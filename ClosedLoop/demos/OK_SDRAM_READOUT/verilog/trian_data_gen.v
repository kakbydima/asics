==> flow/design.v <==
`timescale 1ns / 1ps
module trian_data_gen(
	RST,
	CLK,
	DOUT
    );
parameter batchsize = 10;
parameter batchnum = 32;
parameter doutsize = batchnum*batchsize;
parameter INCREASE=0,DECREASE=1;
input RST;
input CLK;
output reg [doutsize-1:0] DOUT;
reg state;
integer i;
wire [batchsize:0] maxdout;
assign maxdout=(2**batchsize)-1;
always @(posedge CLK or posedge RST)
begin
	if (RST)
	begin
		DOUT <=0; 
		state <= INCREASE;
	end
	else
	begin
		case (state)
		INCREASE:
		begin
			if (DOUT[batchsize-1:0]<maxdout-1)
			begin
				for(i=0; i<batchnum; i=i+1)
				  DOUT[i*batchsize+:batchsize] <= DOUT[i*batchsize+:batchsize]+1;
				state<=INCREASE;
			end
			else
			begin
				for(i=0; i<batchnum; i=i+1)
				  DOUT[i*batchsize+:batchsize] <= DOUT[i*batchsize+:batchsize]+1;
				state<=DECREASE;
			end
		end
		DECREASE:
		begin
			if (DOUT[batchsize-1:0]>1)
			begin
				for(i=0; i<batchnum; i=i+1)
				  DOUT[i*batchsize+:batchsize] <= DOUT[i*batchsize+:batchsize]-1;
				state<=DECREASE;
			end
			else
			begin
				for(i=0; i<batchnum; i=i+1)
				  DOUT[i*batchsize+:batchsize] <= DOUT[i*batchsize+:batchsize]-1;
				state<=INCREASE;
			end
		end
		default:  state<=INCREASE;
		endcase
	end
end
endmodule
# Step by step through the tools: trian_data_gen
# The steps from the RTL of trian_data_gen to its reports follow in flow order.
# Line numbers count from 1 in the design file above.
# Cell names lack the library's common part.
design:
  design: "trian_data_gen"
  clock: "CLK"
  library: "sky130hd"
  pvt_corner: "tt_025C_1v80"

# Word level
# Counts by Yosys on the flattened word-level netlist (proc, flatten, opt, wreduce; memories kept). Register bits leave out memories and registers merged into their read ports (data or address); mux counts leave out enables and synchronous resets folded into registers. Print and check cells are left out. Cells with the same type and inputs are merged into one.
word_totals:
  register_bits: 321
  elab_cells: 104
  output_inout_bits: 320
  in_bits: 2
op_classes:
  add_sub_neg: 64
  n_mux: 35
  compare: 2
  n_logic: 1
op_table:
  columns: ["op", "n"]
  rows:
  - ["case mux 10 bit (select 2 bit)", 32]
  - ["adder 10 x 1 -> 10 bit (second input constant)", 32]
  - ["subtractor 10 x 1 -> 10 bit (second input constant)", 32]
  - ["> comparator 10 x 1 -> 1 bit (second input constant)", 1]
  - ["less-than comparator 10 bit (second input constant)", 1]
  - ["case mux 1 bit (select 2 bit)", 1]
  - ["two-way mux 1 bit", 2]
  - ["NOT 1 bit", 1]

# Logic depth
# Yosys ltp: most cells in a row. Word level: on the elaborated netlist, between registers, memories and ports. Mapped: between sequential cells and ports; inverters and the memories' decode and read muxes count.
logic_depth:
  word_depth: 3
  abc_area: 0
  mapped_depth: 6
  mapped_depth_nobuf: 6

# Netlist
# Yosys stat after the flow's synthesis: flattened, memories mapped to cells. It holds for the ABC_AREA given above (unset counts as 0); a run with the other value may have another netlist.
# Totals and module areas in this step are rounded.
mapped:
  mapped_area_um2: 21000
  ffs: 321
  stdcells: 1984
  seqArea_um2: 8000
  n_buf: 7
by_type:
  columns: ["cell", "n", "type_area_um2"]
  rows:
  - ["dfrtp_1", 321, 8.03E+03]
  - ["ha_1", 251, 3.14E+03]
  - ["xnor2_1", 131, 1147.35]
  - ["xor2_1", 126, 1.1E+03]
  - ["nor3_1", 153, 765.734]
  - ["fa_1", 31, 620.595]
  - ["nor2_1", 156, 585.562]
  - ["a21oi_1", 97, 485.466]
  - ["a21o_1", 63, 472.954]
  - ["a2111oi_2", 31, 465.446]
  - ["nand3_1", 93, 465.446]
  - ["o211ai_1", 61, 457.939]
  - ["and3_1", 66, 412.896]
  - ["or3_1", 61, 381.616]
  - ["nand2_1", 94, 352.838]
  - ["o211a_1", 31, 310.298]
  - ["a2111oi_0", 30, 262.752]
  - ["o41ai_1", 30, 262.752]
# Other cell types: 25; their cells: 158.

# Path before layout
# Source: OpenSTA report_checks on the synthesized netlist (no wires, ideal clock, input and output delay 20% of the period each), path of least setup slack; recovery checks are left aside. Register names are those of the netlist, which keeps one name where synthesis merged equal registers.
synth_path:
  path_type: "register -> register"
  start: "register state"
  end: "register DOUT[49]"
  delay_ns: 7.371
  arrival_ns: 7.246
  slack_ns: 0.809
  t_first_pin_ns: 0.000
  required_time_ns: 8.055
  setup_time_ns: 0.125
  tclk_ns: 8.18
  n_path_buf: 0
  stages: 6
  synth_period_reached_ns: 7.371
# "delay_ns" is the arrival time less input delay plus setup time.
# "stages" counts driving pins, that of a launching flip-flop among them; a cell with two outputs on the path counts twice.
# "synth_period_reached_ns" = period - worst setup slack (recovery checks aside). The figure is calculated, with input and output delays left at 20% of the set period.
# The rows between start and end are the longest chain of elaborated cells between them; the timing report does not say that the signal goes this way. Where chains are equally long, one stands for them.
# A line is the first line of the expression or statement that the cell stems from. Yosys adds cells for indexed reads and writes and turns some case tables into memories.
# At most two assigning lines are given for a register; there are more.
synth_via:
  path_cell_list: "dfrtp_1 -> ha_1 -> and3_1 -> a2111oi_2 -> o211a_1 -> nor3_1"
  elab_chain_len: 2
  cells_between: 2
  lines_between: 1
  cone_classes: "mux (1); logic (1)"
synth_rtl:
  columns: ["element", "line", "source"]
  rows:
  - ["start, declared", 14, "reg state;"]
  - ["start, assigned", 23, "state <= INCREASE;"]
  - ["start, assigned", 34, "state<=INCREASE;"]
  - ["NOT 1 bit", 27, "case (state)"]
  - ["case mux 10 bit (select 2 bit)", 27, null]
  - ["end, assigned", 33, "DOUT[i*batchsize+:batchsize] <= DOUT[i*batchsize+:batchsize]+1;"]
  - ["end, assigned", 39, "DOUT[i*batchsize+:batchsize] <= DOUT[i*batchsize+:batchsize]+1;"]
  - ["end, declared", 13, "output reg [doutsize-1:0] DOUT;"]

# Timing after layout
# From the final timing report of flow run A: the path of least setup slack in the routed layout; clock arrival at registers is part of the times.
layout_path:
  path_type: "register -> output"
  start: "register DOUT[4]"
  end: "output DOUT[4]"
  t_first_pin_ns: 0.58
  tclk_ns: 10.7
  slack_ns: 6.84
  out_delay_ns: 2.14
  stages: 2
  arrival_ns: 1.72
  required_time_ns: 8.56
  n_path_buf: 1
# At most two assigning lines are given for a register; there are more.
layout_via:
  path_cell_list: "dfrtp_1 -> clkdlybuf4s50_1"
  elab_chain_len: 0
  cells_between: 0
  lines_between: 0
layout_rtl:
  columns: ["element", "line", "source"]
  rows:
  - ["start, declared", 13, "output reg [doutsize-1:0] DOUT;"]
  - ["start, assigned", 33, "DOUT[i*batchsize+:batchsize] <= DOUT[i*batchsize+:batchsize]+1;"]
  - ["start, assigned", 39, "DOUT[i*batchsize+:batchsize] <= DOUT[i*batchsize+:batchsize]+1;"]
  - ["end, declared", 13, null]

# 2 stored runs of trian_data_gen in the flow (synthesis by Yosys, layout by OpenROAD, sky130hd cells), in arbitrary order. Constraints: input delay and output delay 20% of the set period each, output load 0.01 pF.
# By "clock_period_reached_ns" is meant the clock period of the run minus its worst setup slack. This is arithmetic on one report: input and output delays are still those of the set period (20% each).
# "worst_path_ns": the worst setup path's part of the clock period (all of it between registers, 20% less for each end at a port) less its slack. A launch clock that arrives late makes it longer, a capture clock that arrives late makes it shorter.
# By "totalPower_uw" is meant OpenSTA's value without simulated activity: inputs other than the clock are taken to toggle once in ten clock periods, and the tool carries that through the logic.
# The results are shown rounded.
runs:
  - name: "flow run A"
    settings:
      period_ns: 10.7
      CORE_UTILIZATION: 38
      SETUP_SLACK_MARGIN: 2.26
      HOLD_SLACK_MARGIN: 0.0
      CELL_PAD_IN_SITES_GLOBAL_PLACEMENT: 1
      GPL_TIMING_DRIVEN: 0
      GPL_ROUTABILITY_DRIVEN: 1
      CTS_CLUSTER_SIZE: 40
      CAP_MARGIN: 20
      MIN_ROUTING_LAYER: "met2"
      CORE_MARGIN: 2
      SLEW_MARGIN: 20
    results:
      tns_ns: 0.000
      final_cell_area_um2: 27000
      final_util_pct: 49
      totalPower_uw: 2700
      synth_chip_area_um2: 21000
      dieArea_um2: 56000
      setup_worst_slack_ns: 6.8
      worst_path_ns: 1.72
      critical_path_kind: "register -> output"
      ws_hold_ns: 0.50
      clock_period_reached_ns: 3.863
  - name: "flow run B"
    settings:
      period_ns: 5.1
      CORE_UTILIZATION: 69
      PLACE_DENSITY_LB_ADDON: 0.13
      CELL_PAD_IN_SITES_DETAIL_PLACEMENT: 1
      TNS_END_PERCENT: 10
      GPL_ROUTABILITY_DRIVEN: 1
      CTS_CLUSTER_DIAMETER: 258
      CAP_MARGIN: 30
      MIN_ROUTING_LAYER: "met2"
      MAX_ROUTING_LAYER: "met5"
      CORE_MARGIN: 2
      SLEW_MARGIN: 20
    outcome: "no final report: placement broke off with DPL-0033"
